==> flow/design.v <==
module debounce(input logic clk, pb, rst, output logic pb_debounced);
   parameter CLKPD_NS = 10;
   parameter CLKFREQ = 1_000_000_000 / CLKPD_NS;     
   parameter DEBOUNCE_MS = 10;   
   localparam CTRBITS = $clog2(DEBOUNCE_MS*CLKFREQ/1000);
   logic pb_q1, pb_q2, pb_edge, carry;
   logic [CTRBITS:0] count;   
   assign carry = count[CTRBITS];
   always_ff @(posedge clk)
     begin
       if (rst)
         begin
           pb_q1 <= 0;
           pb_q2 <= 0;
           pb_debounced <= 0;
         end
       else
         begin
           pb_q1 <= pb;
           pb_q2 <= pb_q1;
           if (carry) pb_debounced <= pb_q2;
        end
    end
   assign pb_edge = pb_q1 ^ pb_q2;   
   always_ff @(posedge clk)
     if (pb_edge) count <= '0;
     else if (!carry) count <= count + 1;
endmodule: debounce
* Step by step through the tools: debounce
The steps from the RTL of debounce to its reports follow in flow order.
Lines are those of the file above, counted from 1.
Operators: Yosys type, input widths -> output width; for muxes data width and select width s.
Cell names lack the library's common part.
Not given: --
- Top :: debounce
- Clock :: clk
- Library :: sky130hd
- Library corner :: tt_025C_1v80

* Elaborated design
Yosys after proc, flatten, opt, wreduce and memory -nomap, before mapping. Memory bits, and registers merged into a memory's read port (data or address), are not among the register bits. Print and check cells are not counted. Equal cells are merged and count once.
- Bits in registers :: 24
- Bits of input ports :: 3
- Output and inout bits :: 1
- Elaborated cells :: 8
- Add/subtract/negate cells :: 1
- Muxes and demuxes :: 1
- Bitwise operators :: 1
** Operators with widths (count)
- $add 21x1->21 const B :: 1
- $mux 21 :: 1
- $xor 1x1->1 :: 1

* Longest topological paths
Yosys ltp: most cells in a row. Word level: on the elaborated netlist, between registers, memories and ports. Mapped: between sequential cells and ports; inverters and the memories' decode and read muxes count.
- Depth in word-level cells :: 2
- ABC_AREA :: 0
- Depth in mapped cells :: 6
- Depth with buffers taken out :: 5

* Synthesis result
Yosys stat after the flow's synthesis: flattened, memories mapped to cells. It holds for the ABC_AREA given above (unset counts as 0); a run with the other value may have another netlist.
** Cells by type
- dfxtp_1 :: count 24, area in all 480.461 sq um
- xor2_1 :: count 7, area in all 61.309 sq um
- nand4_1 :: count 7, area in all 43.792 sq um
- nor2_1 :: count 11, area in all 41.29 sq um
- a21oi_1 :: count 8, area in all 40.038 sq um
- o21ai_0 :: count 7, area in all 35.034 sq um
- xnor2_1 :: count 4, area in all 35.034 sq um
- or3_1 :: count 5, area in all 31.28 sq um
- nand2_1 :: count 8, area in all 30.029 sq um
- nand4b_4 :: count 1, area in all 23.773 sq um
- or4_1 :: count 3, area in all 22.522 sq um
- mux2i_1 :: count 2, area in all 20.019 sq um
- and4_1 :: count 2, area in all 17.517 sq um
- nand3_1 :: count 3, area in all 15.014 sq um
- o211ai_1 :: count 2, area in all 15.014 sq um
- or3_2 :: count 2, area in all 15.014 sq um
- ha_1 :: count 1, area in all 12.512 sq um
- nor2b_1 :: count 2, area in all 12.512 sq um
Not listed: further types 14, cells in them 16.
- Standard cells after synthesis :: 115
- Mapped area :: 1054.8 sq um
- Sequential area :: 480.5 sq um
- Mapped flip-flops :: 24
- Buffer cells :: 4

* Path before layout
Source: OpenSTA report_checks on the synthesized netlist (no wires, ideal clock, input and output delay 20% of the period each), path of least setup slack; recovery checks are left aside. Register names are those of the netlist, which keeps one name where synthesis merged equal registers.
- Kind :: flip-flop to flip-flop
- Start :: register count[20]
- End :: register count[19]
- Clock period :: 1780 ps
- Setup time :: 70 ps
- Launch time at the first pin :: 0 ps
- Arrival time :: 1768 ps
- Data required time :: 1710 ps
- Slack :: -58 ps
- Path delay :: 1838 ps
- Stages on the path :: 7
- Buffers on the path :: 2
- Synthesis period reached :: 1838 ps
"path delay" is the arrival time less input delay plus setup time.
"stages on the path" counts driving pins, that of a launching flip-flop among them; a cell with two outputs on the path counts twice.
"synthesis period reached" = period - worst setup slack (recovery checks aside). The figure is calculated, with input and output delays left at 20% of the set period.
- Cells stage by stage :: dfxtp_1 buf_6 nand4b_4 or4b_1 buf_2 or4_1 a21oi_1
** Ends and longest elaborated chain, post-synthesis
- start, declared :: line 7 : logic [CTRBITS:0] count;
- start, assigned :: line 26 : if (pb_edge) count <= '0;
- start, assigned :: line 27 : else if (!carry) count <= count + 1;
- end, assigned :: line 26
- end, assigned :: line 27
- end, declared :: line 7
Chain of elaborated cells between the ends: none given.

* Worst path after layout
From the final timing report of record 1: the path of least setup slack in the routed layout; clock arrival at registers is part of the times.
The report prints the path's times to 10 ps; the period is as set.
- Kind :: flip-flop to flip-flop
- Start :: register count[20]
- End :: register count[19]
- Clock period :: 3040 ps
- Setup time :: 60 ps
- Launch time at the first pin :: 260 ps
- Arrival time :: 2210 ps
- Data required time :: 3240 ps
- Slack :: 1030 ps
- Stages on the path :: 7
- Buffers on the path :: 2
- Cells stage by stage :: dfxtp_1 buf_6 nand4b_4 or4b_1 buf_2 or4_1 a21oi_1
** Ends and longest elaborated chain, after layout
- start, declared :: line 7 : logic [CTRBITS:0] count;
- start, assigned :: line 26 : if (pb_edge) count <= '0;
- start, assigned :: line 27 : else if (!carry) count <= count + 1;
- end, assigned :: line 26
- end, assigned :: line 27
- end, declared :: line 7
Chain of elaborated cells between the ends: none given.

==> runs of debounce <==
Measured results for debounce: 2 stored runs of the Yosys and OpenROAD flow on sky130hd. The settings differ; the order carries no meaning. The constraints put input and output delay at 20% of the set period each and load the outputs with 0.01 pF.
"allowed time less slack (worst setup path)": the worst setup path's part of the clock period (all of it between registers, 20% less for each end at a port) less its slack. A launch clock that arrives late makes it longer, a capture clock that arrives late makes it shorter.
"allowed time less slack (worst setup path)" is known to 10 ps.

* Record 1
** Files
==> flow/run.sh <==
#!/bin/bash
# the make line also repeats the synthesis and layout settings of config.mk as NAME=value (left out here)
make -C /OpenROAD-flow-scripts/flow DESIGN_CONFIG=/design/flow/config.mk WORK_HOME=/design/flow/orfs CLKGATE_MAP_FILE= finish
==> flow/config.mk <==
export PLATFORM = sky130hd
export DESIGN_NAME = debounce
export DESIGN_NICKNAME = debounce
export VERILOG_FILES = /design/flow/design.v
export SDC_FILE = /design/flow/constraint.sdc
export NUM_CORES = 4
export LEC_CHECK = 0
export CAP_MARGIN = 5
export CELL_PAD_IN_SITES_DETAIL_PLACEMENT = 2
export CORE_ASPECT_RATIO = 1.76
export CORE_MARGIN = 6
export CORE_UTILIZATION = 30
export GPL_TIMING_DRIVEN = 0
export PLACE_DENSITY_LB_ADDON = 0.27
export SETUP_SLACK_MARGIN = 0.46
export SLEW_MARGIN = 20
export TNS_END_PERCENT = 65
==> flow/constraint.sdc <==
create_clock -name core_clock -period 3.04 [get_ports {clk}]
set_input_delay 0.6080 -clock core_clock [delete_from_list [all_inputs] [get_ports {clk}]]
set_output_delay 0.6080 -clock core_clock [all_outputs]
set_load 0.01 [all_outputs]
** Results
- Chip area after synthesis (Yosys) :: 1,054.8 sq um
- Full die area :: 5,140.2 sq um
- Area of the standard cells in the finished layout :: 1,182.4 sq um
- Utilization after routing :: 35.2%
- Setup slack of the critical path :: 1,025 ps
- Worst hold slack in the final report :: 495 ps
- Allowed time less slack (worst setup path) :: 2,010 ps
- Critical path kind :: flip-flop to flip-flop

* Record 2
** Files
==> flow/run.sh <==
#!/bin/bash
# the make line also repeats the synthesis and layout settings of config.mk as NAME=value (left out here)
make -C /OpenROAD-flow-scripts/flow DESIGN_CONFIG=/design/flow/config.mk WORK_HOME=/design/flow/orfs CLKGATE_MAP_FILE= finish
==> flow/config.mk <==
export PLATFORM = sky130hd
export DESIGN_NAME = debounce
export DESIGN_NICKNAME = debounce
export VERILOG_FILES = /design/flow/design.v
export SDC_FILE = /design/flow/constraint.sdc
export NUM_CORES = 4
export LEC_CHECK = 0
export ABC_AREA = 0
export CAP_MARGIN = 15
export CELL_PAD_IN_SITES_GLOBAL_PLACEMENT = 2
export CORE_MARGIN = 2
export CORE_UTILIZATION = 50
export CTS_CLUSTER_DIAMETER = 76
export HOLD_SLACK_MARGIN = -0.1
export MAX_ROUTING_LAYER = met4
export MIN_ROUTING_LAYER = met1
export PLACE_DENSITY_LB_ADDON = 0.14
export SETUP_SLACK_MARGIN = 0.01
export SLEW_MARGIN = 40
==> flow/constraint.sdc <==
create_clock -name core_clock -period 1.23 [get_ports {clk}]
set_input_delay 0.2460 -clock core_clock [delete_from_list [all_inputs] [get_ports {clk}]]
set_output_delay 0.2460 -clock core_clock [all_outputs]
set_load 0.01 [all_outputs]
** Results
- Chip area after synthesis (Yosys) :: 1,054.8 sq um
- Full die area :: 2,493.0 sq um
- Area of the standard cells in the finished layout :: 1,539.0 sq um
- Utilization after routing :: 77.7%
- Setup slack of the critical path :: -432 ps
- Worst hold slack in the final report :: 496 ps
- Allowed time less slack (worst setup path) :: 1,660 ps
- Critical path kind :: flip-flop to flip-flop
