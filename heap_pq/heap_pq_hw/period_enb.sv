==> flow/design.v <==
module period_enb(input logic clk, rst, clr, output logic enb_out);
    parameter PERIOD_MS = 1;    
    parameter PERIOD_US = PERIOD_MS * 1000;
    parameter PERIOD_NS = PERIOD_US * 1000;
    parameter CLKFREQ_MHZ = 100;   
    localparam CLKPD_NS = 1000 / CLKFREQ_MHZ;
    localparam PERIOD_COUNT_LIMIT = PERIOD_NS / CLKPD_NS;
    localparam PERIOD_COUNT_BITS = $clog2(PERIOD_COUNT_LIMIT);
    logic [PERIOD_COUNT_BITS-1:0] q;
    assign enb_out = (q == PERIOD_COUNT_LIMIT - 1);
    always_ff @(posedge clk)
        if (rst || clr || enb_out) q <= 0;
        else                       q <=  q + 1;
endmodule: period_enb
## From RTL to reports: period_enb

What the tools print for period_enb, step after step.
Lines are those of the file above, counted from 1.
Library cell names are shortened.
The mark - stands for no value.

| set-up | value |
|---|---|
| top module | period_enb |
| clock input | clk |
| standard-cell library | sky130hd |
| corner | tt_025C_1v80 |

## After elaboration

Counts by Yosys on the flattened word-level netlist (proc, flatten, opt, wreduce; memories kept). Register bits leave out memories and registers merged into their read ports (data or address); mux counts leave out enables and synchronous resets folded into registers. Print and check cells are left out. Cells with the same type and inputs are merged into one.

| bit counts | value |
|---|---|
| output and inout bits | 1 |
| flip-flop bits (word level) | 17 |
| input bits | 3 |

| operators by class | value |
|---|---|
| $add $sub $neg | 1 |
| eq/ne operators | 1 |
| reduce/logical cells | 2 |

Operator list:

| kind | number |
|---|---|
| adder 17 x 1 -> 17 bit (second input constant) | 1 |
| == test 17 bit (second input constant) | 1 |
| logical OR 1 bit | 2 |

## Depth

Depth = most cells in a row (Yosys ltp): at word level without a register or memory, in the mapped netlist without a sequential cell, where the memories' decode and read muxes count.

| logic depth | value |
|---|---|
| word-level depth | 2 |
| ABC_AREA | 0 |
| mapped depth | 6 |
| gate-level depth less buffers | 5 |

## Netlist

Yosys stat after the flow's synthesis: flattened, memories mapped to cells. It holds for the ABC_AREA given above (unset counts as 0); a run with the other value may have another netlist.
The area totals of this step are shown rounded.

| mapped netlist | value |
|---|---|
| buffer cells | 2 |
| cells in the netlist | 89 |
| mapped area | 800 um2 |
| flip-flop cells | 17 |

Cells by type:

| cell | number | area in all (um2) |
|---|---|---|
| dfxtp_1 | 17 | 340.326 |
| xnor2_1 | 11 | 96.342 |
| nor2_1 | 19 | 71.318 |
| nor4_1 | 6 | 37.536 |
| xor2_1 | 4 | 35.034 |
| nand4_1 | 5 | 31.28 |
| nand3_1 | 6 | 30.029 |
| nand4_4 | 1 | 21.27 |
| o31ai_4 | 1 | 21.27 |
| nor3_1 | 4 | 20.019 |
| nand2_1 | 4 | 15.014 |
| ha_1 | 1 | 12.512 |
| buf_6 | 1 | 11.261 |
| inv_1 | 3 | 11.261 |
| and4_2 | 1 | 10.01 |
| nor4b_1 | 1 | 8.758 |
| or2_4 | 1 | 8.758 |
| nand3b_1 | 1 | 7.507 |

Other cell types: 2; their cells: 2.

## Path before layout

Path of least setup slack by OpenSTA after synthesis, without wires, with an ideal clock, recovery checks aside; 20% of the period is set as input and as output delay. Where synthesis merged equal registers, the netlist keeps one of their names.

| timing path after synthesis | value |
|---|---|
| kind | reg-to-output |
| start | reg q[0] |
| end | out enb_out |
| stages | 5 |
| path slack | 289 ps |
| path delay | 1351 ps |
| required time | 1640 ps |
| arrival | 1351 ps |
| buffers on the path | 0 |
| clock period | 2050 ps |
| synthesis period reached | 1761 ps |

"path delay" = arrival - input delay + setup time.
A path that ends at an output port has no setup time.
"stages" counts driving pins, that of a launching flip-flop among them; a cell with two outputs on the path counts twice.
"synthesis period reached" = period - worst setup slack (recovery checks aside). The figure is calculated, with input and output delays left at 20% of the set period.
Between the ends stands the longest chain of elaborated cells between them, by number of cells; it is not shown to be the way that was timed. Of several equally long chains one is given.
Each line given opens the expression or statement behind the cell; cells for indexed reads and writes are added by Yosys, which also makes memories of some case tables.

| between the ends, after synthesis | value |
|---|---|
| path through | dfxtp_1 > ha_1 > nand4_4 > or2_4 > nor3_1 |
| length of the longest elaborated chain | 1 |
| elaborated cells on any way between the ends | 1 |
| RTL lines with such cells | 1 |
| those cells by class | 1 x eq/ne |

RTL lines, path after synthesis:

| item | RTL line | RTL |
|---|---|---|
| start: declaration | 9 | `logic [PERIOD_COUNT_BITS-1:0] q;` |
| start: assignment | 12 | `if (rst \|\| clr \|\| enb_out) q <= 0;` |
| start: assignment | 13 | `else                       q <=  q + 1;` |
| == test 17 bit | 10 | `assign enb_out = (q == PERIOD_COUNT_LIMIT - 1);` |
| end: declaration | 1 | `module period_enb(input logic clk, rst, clr, output logic enb_out);` |

## Worst path after layout

Path of least setup slack in the final report of run 1 (OpenROAD, finished layout, wires in). Where an end is a register, its clock arrival counts in the times.
The report prints the path's times to 10 ps; the period is as set.

| timing path post-layout | value |
|---|---|
| kind | reg-to-output |
| start | reg q[13] |
| end | out enb_out |
| stages | 4 |
| buffers on the path | 1 |
| path slack | -70 ps |
| clock period | 1660 ps |
| required time | 1330 ps |
| arrival | 1400 ps |

Between the ends stands the longest chain of elaborated cells between them, by number of cells; it is not shown to be the way that was timed. Of several equally long chains one is given.

| between the ends, post-layout | value |
|---|---|
| path through | dfxtp_1 > or3_4 > nor3_2 > buf_2 |
| length of the longest elaborated chain | 1 |
| elaborated cells on any way between the ends | 1 |
| RTL lines with such cells | 1 |
| those cells by class | 1 x eq/ne |

RTL lines, path post-layout:

| item | RTL line | RTL |
|---|---|---|
| start: declaration | 9 | `logic [PERIOD_COUNT_BITS-1:0] q;` |
| start: assignment | 12 | `if (rst \|\| clr \|\| enb_out) q <= 0;` |
| start: assignment | 13 | `else                       q <=  q + 1;` |
| == test 17 bit | 10 | `assign enb_out = (q == PERIOD_COUNT_LIMIT - 1);` |
| end: declaration | 1 | `module period_enb(input logic clk, rst, clr, output logic enb_out);` |

Lab notebook: period_enb

Top module period_enb; platform sky130hd; tools Yosys and OpenROAD; 2 stored runs in no particular order. Input and output delays are each 20% of the period that was set; the output load is 0.01 pF.
"reached clock period" is the run's clock period less its worst setup slack. It is reckoned from that one timing run; input and output delays stay at 20% of the period that was set.
Measured values are rounded.

#### Run 1

| setting | value |
|---|---|
| period_ns | `1.66` |
| CORE_UTILIZATION | `35` |
| SETUP_SLACK_MARGIN | `0.41` |
| HOLD_SLACK_MARGIN | `0.02` |
| CELL_PAD_IN_SITES_GLOBAL_PLACEMENT | `0` |
| GPL_TIMING_DRIVEN | `0` |
| GPL_ROUTABILITY_DRIVEN | `1` |
| CTS_CLUSTER_SIZE | `73` |
| SLEW_MARGIN | `30` |
| MIN_ROUTING_LAYER | `met2` |
| MAX_ROUTING_LAYER | `met5` |
| CAP_MARGIN | `20` |
| CORE_MARGIN | `2` |

| result | value |
|---|---|
| chip area in the Yosys report | 800 um2 |
| die area | 2700 um2 |
| standard-cell area after layout | 1100 um2 |
| utilization of the finished layout | 0.49 |
| setup slack of the worst path | -74 ps |
| total negative slack on setup checks | -510 ps |
| final worst hold slack | 540 ps |
| reached clock period | 1734 ps |

#### Run 2

| setting | value |
|---|---|
| period_ns | `1.17` |
| CORE_UTILIZATION | `43` |
| SETUP_SLACK_MARGIN | `0.35` |
| PLACE_DENSITY | `0.4` |
| CORE_MARGIN | `8` |
| CELL_PAD_IN_SITES_GLOBAL_PLACEMENT | `3` |
| CELL_PAD_IN_SITES_DETAIL_PLACEMENT | `1` |
| GPL_ROUTABILITY_DRIVEN | `1` |
| SLEW_MARGIN | `0` |
| MIN_ROUTING_LAYER | `met1` |
| CAP_MARGIN | `20` |

| result | value |
|---|---|
| chip area in the Yosys report | 800 um2 |
| die area | 3500 um2 |
| standard-cell area after layout | 1200 um2 |
| utilization of the finished layout | 0.66 |
| setup slack of the worst path | -510 ps |
| total negative slack on setup checks | -8800 ps |
| final worst hold slack | 580 ps |
| reached clock period | 1681 ps |
