==> flow/design.v <==
module mem_swsr
    #(parameter W=8, D=128, localparam DW=$clog2(D))
    (
    input logic clk,
    input logic we,
    input logic [DW-1:0] addr,
    input logic [W-1:0]  din,
    output logic [W-1:0] dout
    );
    logic [W-1:0] ram_array [D-1:0];
    logic [DW-1:0] addr_r;
    always_ff @(posedge clk) begin
        if (we) ram_array[addr] <= din;
    end
    always_ff @(posedge clk) begin
        addr_r <= addr;
    end
    assign dout = ram_array[addr_r];
endmodule
# Tool chain data of mem_swsr
# The steps from the RTL of mem_swsr to its reports follow in flow order.
# Line numbers count from 1 in the design file above.
# Operators: Yosys type, input widths -> output width; for muxes data width and select width s.
# Library cell names are shortened.
# The mark - stands for no value.
[inputs]
top = "mem_swsr"
clock_port = "clk"
library = "sky130hd"
lib_corner = "tt_025C_1v80"

# Word-level counts
# Yosys after proc, flatten, opt, wreduce and memory -nomap, before mapping. Enables and synchronous resets that opt folds into registers are not counted as muxes. Memory bits, and registers merged into a memory's read port (data or address), are not among the register bits. Print and check cells are not counted. Equal cells are merged and count once.
# Yosys's memory passes give these memory sizes; they may raise the number of words (mostly to a power of two), join words into wider ones and drop unused or constant bits.
[word_totals]
reg_bits = 0
mem_bits_rw = 1024
clocked_rd_ports_x_width = 8
n_memories = 1
inputBits = 17
word_cells = 4
[mem_list]
columns = ["memory", "words", "width", "rd", "write_ports", "line_no", "source"]
rows = [
  ["ram_array", 128, 8, 1, 1, 10, "logic [W-1:0] ram_array [D-1:0];"],
]
[classes]
muxes = 3
[ops]
columns = ["operator", "count"]
rows = [
  ["$mux 8", 1],
  ["$mux 7", 1],
  ["$mux 1", 1],
]

# Longest topological paths
# Yosys ltp: most cells in a row. Word level: on the elaborated netlist, between registers, memories and ports. Mapped: between sequential cells and ports; inverters and the memories' decode and read muxes count.
[logic_depth]
ltp_word = 1
ABC_AREA = 0
ltp_mapped = 7
ltp_nobuf = 4

# Synthesis result
# The flow's flattened synthesis, as Yosys stat reports it; memories are mapped. The netlist is that of the ABC_AREA named above (0 if unset); the other value can give another one.
# The area totals of this step are shown rounded.
[mapped]
stdcells = 1634
mapped_area_mm2 = 0.04
seqArea_mm2 = 0.031
ffs = 1031
n_buf = 89
[by_type]
columns = ["cell", "count", "area_total_um2"]
rows = [
  ["edfxtp_1", 1024, 3.07E+04],
  ["mux4_2", 336, 7.57E+03],
  ["nor2_1", 122, 457.939],
  ["clkbuf_1", 44, 165.158],
  ["dfxtp_1", 7, 140.134],
  ["mux2_2", 8, 90.086],
  ["buf_4", 11, 82.579],
  ["buf_2", 15, 75.072],
  ["buf_1", 18, 67.565],
  ["nand3_1", 12, 60.058],
  ["nand2_1", 14, 52.55],
  ["nor3_1", 9, 45.043],
  ["nor2b_1", 7, 43.792],
  ["nand4_1", 3, 18.768],
  ["nand2b_1", 2, 12.512],
  ["buf_6", 1, 11.261],
  ["or3_1", 1, 6.256],
]

# Path before layout
# Path of least setup slack by OpenSTA after synthesis, without wires, with an ideal clock, recovery checks aside; 20% of the period is set as input and as output delay. Where synthesis merged equal registers, the netlist keeps one of their names.
[synth_path]
kind = "flip-flop to output port"
from = "register (name not given)"
to = "output port dout[0]"
clock_period_ps = 4030
out_delay_ps = 806
launch_ps = 0
t_arrival_ps = 2715
required_time_ps = 3224
setup_slack_ps = 509
delay_ps = 2715
path_stages = 7
synth_period_reached_ps = 3521
# "delay_ps" is the arrival time less input delay plus setup time.
# At an output port there is no setup time.
# "path_stages" counts driving pins, that of a launching flip-flop among them; a cell with two outputs on the path counts twice.
# "synth_period_reached_ps" = period - worst setup slack (recovery checks aside). The figure is calculated, with input and output delays left at 20% of the set period.
[synth_via]
path_cell_list = "dfxtp_1 -> clkbuf_1 -> buf_1 -> mux4_2 -> mux4_2 -> mux4_2 -> mux2_2"
[synth_rtl]
columns = ["element", "line_no", "source"]
rows = [
  ["end, declared", 8, "output logic [W-1:0] dout"],
]
# Chain of elaborated cells between the ends: none given.

# Timing after layout
# From the final timing report of flow run 1: the path of least setup slack in the routed layout; clock arrival at registers is part of the times.
# The path's times are printed in steps of 10 ps; the period is the one set.
[layout_path]
kind = "flip-flop to output port"
from = "register (name not given)"
to = "output port dout[5]"
clock_period_ps = 3380
out_delay_ps = 680
launch_ps = 670
t_arrival_ps = 3680
required_time_ps = 2700
setup_slack_ps = -970
path_stages = 8
[layout_via]
path_cell_list = "dfxtp_4 -> buf_12 -> buf_4 -> mux4_2 -> mux4_2 -> mux4_2 -> mux2_4 -> buf_6"
[layout_rtl]
columns = ["element", "line_no", "source"]
rows = [
  ["end, declared", 8, "output logic [W-1:0] dout"],
]
# Chain of elaborated cells between the ends: none given.

# Measured results for mem_swsr: 2 stored runs of the Yosys and OpenROAD flow on sky130hd. The settings differ; the order carries no meaning. The constraints put input and output delay at 20% of the set period each and load the outputs with 0.01 pF.
# "achieved_clock_period_ps" is the run's clock period less its worst setup slack. It is reckoned from that one timing run; input and output delays stay at 20% of the period that was set.
# "worst_path_allowed_less_slack_ps" is the time allowed to the run's worst setup path (the clock period less input and output delay, where it has them) less its slack. Clock arrival times count: a late capture clock shortens it, a late launch clock lengthens it.
# "fin_power_mw" is the tool's figure for a default switching activity; nothing was simulated.
# "worst_path_allowed_less_slack_ps" is given in steps of 10 ps.
# The results are shown rounded.

[[run]]
name = "flow run 1"
[run.settings]
period_ns = 3.38
CORE_UTILIZATION = 44
PLACE_DENSITY = 0.53
CTS_CLUSTER_SIZE = 25
SLEW_MARGIN = 0
MIN_ROUTING_LAYER = "met1"
MAX_ROUTING_LAYER = "met5"
CAP_MARGIN = 20
CORE_MARGIN = 2
[run.results]
fin_power_mw = 27
achieved_clock_period_ps = 4351
worst_path_allowed_less_slack_ps = 3680
critical_path_kind = "flip-flop to output port"
ws_setup_ps = -970
worst_hold_slack_ps = 500
synthArea_mm2 = 0.04
post_route_util_pct = 53
setup_tns_ps = -7500
die_footprint_mm2 = 0.093
final_stdcell_area_mm2 = 0.047

[[run]]
name = "flow run 2"
[run.settings]
period_ns = 3.58
SETUP_SLACK_MARGIN = 0.53
CAP_MARGIN = 20
CORE_MARGIN = 2
CORE_UTILIZATION = 40
SLEW_MARGIN = 20
[run.results]
fin_power_mw = 25
achieved_clock_period_ps = 4432
worst_path_allowed_less_slack_ps = 3720
critical_path_kind = "flip-flop to output port"
ws_setup_ps = -850
worst_hold_slack_ps = 560
synthArea_mm2 = 0.04
post_route_util_pct = 48
setup_tns_ps = -6600
die_footprint_mm2 = 0.1
final_stdcell_area_mm2 = 0.047
